==> flow/design.v <==
module RegFile1 (clk,regwrite_en,regread_dest1,regread_dest2,regwrite_dest,regwrite_data,A,B,OP2,isImmediate,immx);
       input clk,regwrite_en;
       input [3:0] regread_dest1,regread_dest2,regwrite_dest;
       input [31:0] regwrite_data;
       input isImmediate;
       input [31:0] immx;
       output reg[31:0] A,B,OP2;
       reg [31:0] REG [0:15];
       initial begin
          REG[0] = 32'b00000000000000000000000000000001;
          REG[1] = 32'b00000000000000000000000000000010;
          REG[2] = 32'b00000000000000000000000000000011;
          REG[3] = 32'b00000000000000000000000000000111;
          REG[4] = 32'b00000000000000000000000000000110;
          REG[5] = 32'b00000000000000000000000000000100;
          REG[15]= 32'b01100011001100110011001100110011;
    end
      always @(posedge clk)
        begin
        if(regwrite_en) begin
            REG[regwrite_dest] <= regwrite_data;
            end
       end
       always @(*)
       begin
        A = REG[regread_dest1];
        OP2 = REG[regread_dest2];
        end
     always @(*) begin
        if (isImmediate)
            B = immx;
        else
            B = OP2;
    end
  endmodule
### Tool chain data of RegFile1

The steps from the RTL of RegFile1 to its reports follow in flow order.
Line numbers count from 1 in the design file above.
Operators carry their Yosys type and port widths (W data, S select, Z words).
Cell names lack the library's common part.
The mark n/a stands for no value.

| design | value |
|---|---|
| top | RegFile1 |
| clock input | clk |
| cell library | sky130hd |
| corner | tt_025C_1v80 |

### Word level

Source: Yosys, flattened and elaborated, memories not mapped. Widths are those after wreduce; folded enables and synchronous resets count as part of the registers. Registers that Yosys merges into a memory's read port (data or address) are not register bits. Print and check cells do not count. Equal cells are merged and count once.
Yosys's memory passes give these memory sizes; they may raise the number of words (mostly to a power of two), join words into wider ones and drop unused or constant bits.

| operators by class | value |
|---|---|
| muxes and demuxes | 4 |

Operator list:

| operator | number |
|---|---|
| $mux W32 | 2 |
| $mux W4 | 1 |
| $mux W1 | 1 |

| storage and ports | value |
|---|---|
| register bits | 0 |
| RAM bits | 512 |
| memory cells | 1 |
| input port bits | 79 |
| output and inout port bits | 96 |
| cells after elaboration | 5 |

Memory list:

| memory | words | width | read ports | wr ports | RTL line | RTL |
|---|---|---|---|---|---|---|
| REG | 16 | 32 | 2 | 1 | 8 | `reg [31:0] REG [0:15];` |

### Depth

Depth = most cells in a row (Yosys ltp): at word level without a register or memory, in the mapped netlist without a sequential cell, where the memories' decode and read muxes count.

| depth | value |
|---|---|
| depth after elaboration | 1 |
| ABC_AREA | 0 |
| gate-level depth with buffers | 9 |
| mapped depth without buffers | 4 |

### Mapped cells and area

Source: synth_stat.txt of the flow (Yosys; design flattened, memories mapped). It holds for the ABC_AREA given above (unset counts as 0); a run with the other value may have another netlist.
Totals and module areas in this step are rounded.

| mapped netlist | value |
|---|---|
| standard cells after synthesis | 1,107 |
| chip area (Yosys) | 23,810 sq um |
| sequential area | 15,370 sq um |
| mapped flip-flops | 512 |
| buffer cells | 90 |

Cell types:

| cell | number | total area (sq um) |
|---|---|---|
| edfxtp_1 | 512 | 1.54E+04 |
| mux4_2 | 256 | 5,765.53 |
| mux2_2 | 64 | 720.691 |
| mux2i_1 | 64 | 640.614 |
| a22o_1 | 32 | 280.269 |
| a2bb2oi_1 | 32 | 280.269 |
| clkbuf_1 | 53 | 198.941 |
| a21oi_1 | 32 | 160.154 |
| buf_6 | 10 | 112.608 |
| buf_2 | 16 | 80.077 |
| buf_4 | 8 | 60.058 |
| nor2_1 | 12 | 45.043 |
| nor3_1 | 4 | 20.019 |
| nand3b_1 | 2 | 15.014 |
| nand2b_1 | 2 | 12.512 |
| buf_1 | 3 | 11.261 |
| or3b_2 | 1 | 8.758 |
| and2_1 | 1 | 6.256 |

Other cell types: 3; their cells: 3.

### Path before layout

Source: OpenSTA report_checks on the synthesized netlist (no wires, ideal clock, input and output delay 20% of the period each), path of least setup slack; recovery checks are left aside. Register names are those of the netlist, which keeps one name where synthesis merged equal registers.

| timing after synthesis | value |
|---|---|
| path kind | input to register |
| from | input port regwrite_dest[2] |
| to | memory REG[0][0] |
| period | 4,270 ps |
| external input delay | 854 ps |
| library setup time | 461 ps |
| time at the first pin | 854 ps |
| data arrival time | 3,572 ps |
| data required time | 3,809 ps |
| setup slack | 236 ps |
| path delay | 3,179 ps |
| driving pins on the path | 2 |
| path buffers | 0 |
| period reached after synthesis | 4,034 ps |

"path delay" = arrival - input delay + setup time.
"driving pins on the path": output pins that drive a net of the path, with the launching flip-flop's if there is one; two outputs of one cell count as two.
"period reached after synthesis" = period - worst setup slack (recovery checks aside). The figure is calculated, with input and output delays left at 20% of the set period.
The rows between start and end are the longest chain of elaborated cells between them; the timing report does not say that the signal goes this way. Where chains are equally long, one stands for them.
A line is the first line of the expression or statement that the cell stems from. Yosys adds cells for indexed reads and writes and turns some case tables into memories.

| between the ends, after synthesis | value |
|---|---|
| cell sequence | or3b_2 -> nor3_1 |
| cells in the longest elaborated chain | 1 |
| elaborated cells on any way between the ends | 1 |
| source lines of those cells | 1 |
| classes of those cells | 1 x mux |

RTL lines, path after synthesis:

| item | RTL line | RTL |
|---|---|---|
| start: declaration | 3 | `input [3:0] regread_dest1,regread_dest2,regwrite_dest;` |
| $mux W4 | 20 | `if(regwrite_en) begin` |
| end: declaration | 8 | `reg [31:0] REG [0:15];` |

### Worst path after layout

From the final timing report of job 1: the path of least setup slack in the routed layout; clock arrival at registers is part of the times.
The report prints the path's times to 10 ps; the period is as set.

| timing post-layout | value |
|---|---|
| path kind | input to output |
| from | input port regread_dest2[0] |
| to | output port B[15] |
| period | 4,710 ps |
| external input delay | 940 ps |
| output delay | 940 ps |
| time at the first pin | 940 ps |
| data arrival time | 3,320 ps |
| data required time | 3,770 ps |
| setup slack | 450 ps |
| driving pins on the path | 7 |
| path buffers | 3 |

The rows between start and end are the longest chain of elaborated cells between them; the timing report does not say that the signal goes this way. Where chains are equally long, one stands for them.
A memory read counts as a cell of the chain, while the word-level depth stops at memories.

| between the ends, post-layout | value |
|---|---|
| cell sequence | buf_8 -> buf_12 -> mux4_2 -> mux2_2 -> a22o_1 -> mux2_2 -> clkdlybuf4s50_1 |
| cells in the longest elaborated chain | 2 |
| elaborated cells on any way between the ends | 2 |
| source lines of those cells | 2 |
| classes of those cells | 1 x mux; 1 x memory |

RTL lines, path post-layout:

| item | RTL line | RTL |
|---|---|---|
| start: declaration | 3 | `input [3:0] regread_dest1,regread_dest2,regwrite_dest;` |
| $mem_v2 Z16 W32 | 8 | `reg [31:0] REG [0:15];` |
| $mux W32 | 30 | `if (isImmediate)` |
| end: declaration | 7 | `output reg[31:0] A,B,OP2;` |

FLOW RESULTS
============

2 stored runs of RegFile1 in the flow (synthesis by Yosys, layout by OpenROAD, sky130hd cells), in arbitrary order. Constraints: input delay and output delay 20% of the set period each, output load 0.01 pF.
By "reached clock period" is meant the clock period of the run minus its worst setup slack. This is arithmetic on one report: input and output delays are still those of the set period (20% each).
"time of the worst setup path" is the time allowed to the run's worst setup path (the clock period less input and output delay, where it has them) less its slack. Clock arrival times count: a late capture clock shortens it, a late launch clock lengthens it.
By "total power of the final layout" is meant OpenSTA's value without simulated activity: inputs other than the clock are taken to toggle once in ten clock periods, and the tool carries that through the logic.
"time of the worst setup path" is given in steps of 10 ps.
The results are shown rounded.
Settings: - = not set for that run.

| run | period_ns | CORE_UTILIZATION | SETUP_SLACK_MARGIN | PLACE_DENSITY_LB_ADDON | CORE_ASPECT_RATIO | TNS_END_PERCENT | ABC_AREA | CTS_CLUSTER_DIAMETER | MAX_ROUTING_LAYER | CAP_MARGIN | CORE_MARGIN | SLEW_MARGIN | HOLD_SLACK_MARGIN | CELL_PAD_IN_SITES_GLOBAL_PLACEMENT | CELL_PAD_IN_SITES_DETAIL_PLACEMENT | GPL_ROUTABILITY_DRIVEN | synthesized cell area (sq um) | overall die area (sq um) | standard-cell area after routing (sq um) | final utilization (%) | worst setup slack after layout (ps) | setup TNS (ps) | worst hold slack (ps) | total power of the final layout (uW) | reached clock period (ps) | time of the worst setup path (ps) | worst setup path type |
|---|---|---|---|---|---|---|---|---|---|---|---|---|---|---|---|---|---|---|---|---|---|---|---|---|---|---|---|
| job 1 | 4.71 | 67 | -0.41 | 0.18 | 1.43 | 100 | 0 | 60 | met4 | 20 | 2 | 20 | - | - | - | - | 23,810 | 37,080 | 27,740 | 79.1 | 451 | 0 | 1,294 | 9,742 | 4,259 | 2,380 | input to output |
| job 2 | 4.04 | 34 | - | 0.02 | 0.76 | - | - | - | met5 | 20 | 6 | 20 | 0.07 | 1 | 1 | 1 | 23,810 | 76,580 | 29,180 | 42.2 | 115 | 0 | 1,168 | 12,280 | 3,925 | 2,310 | input to output |
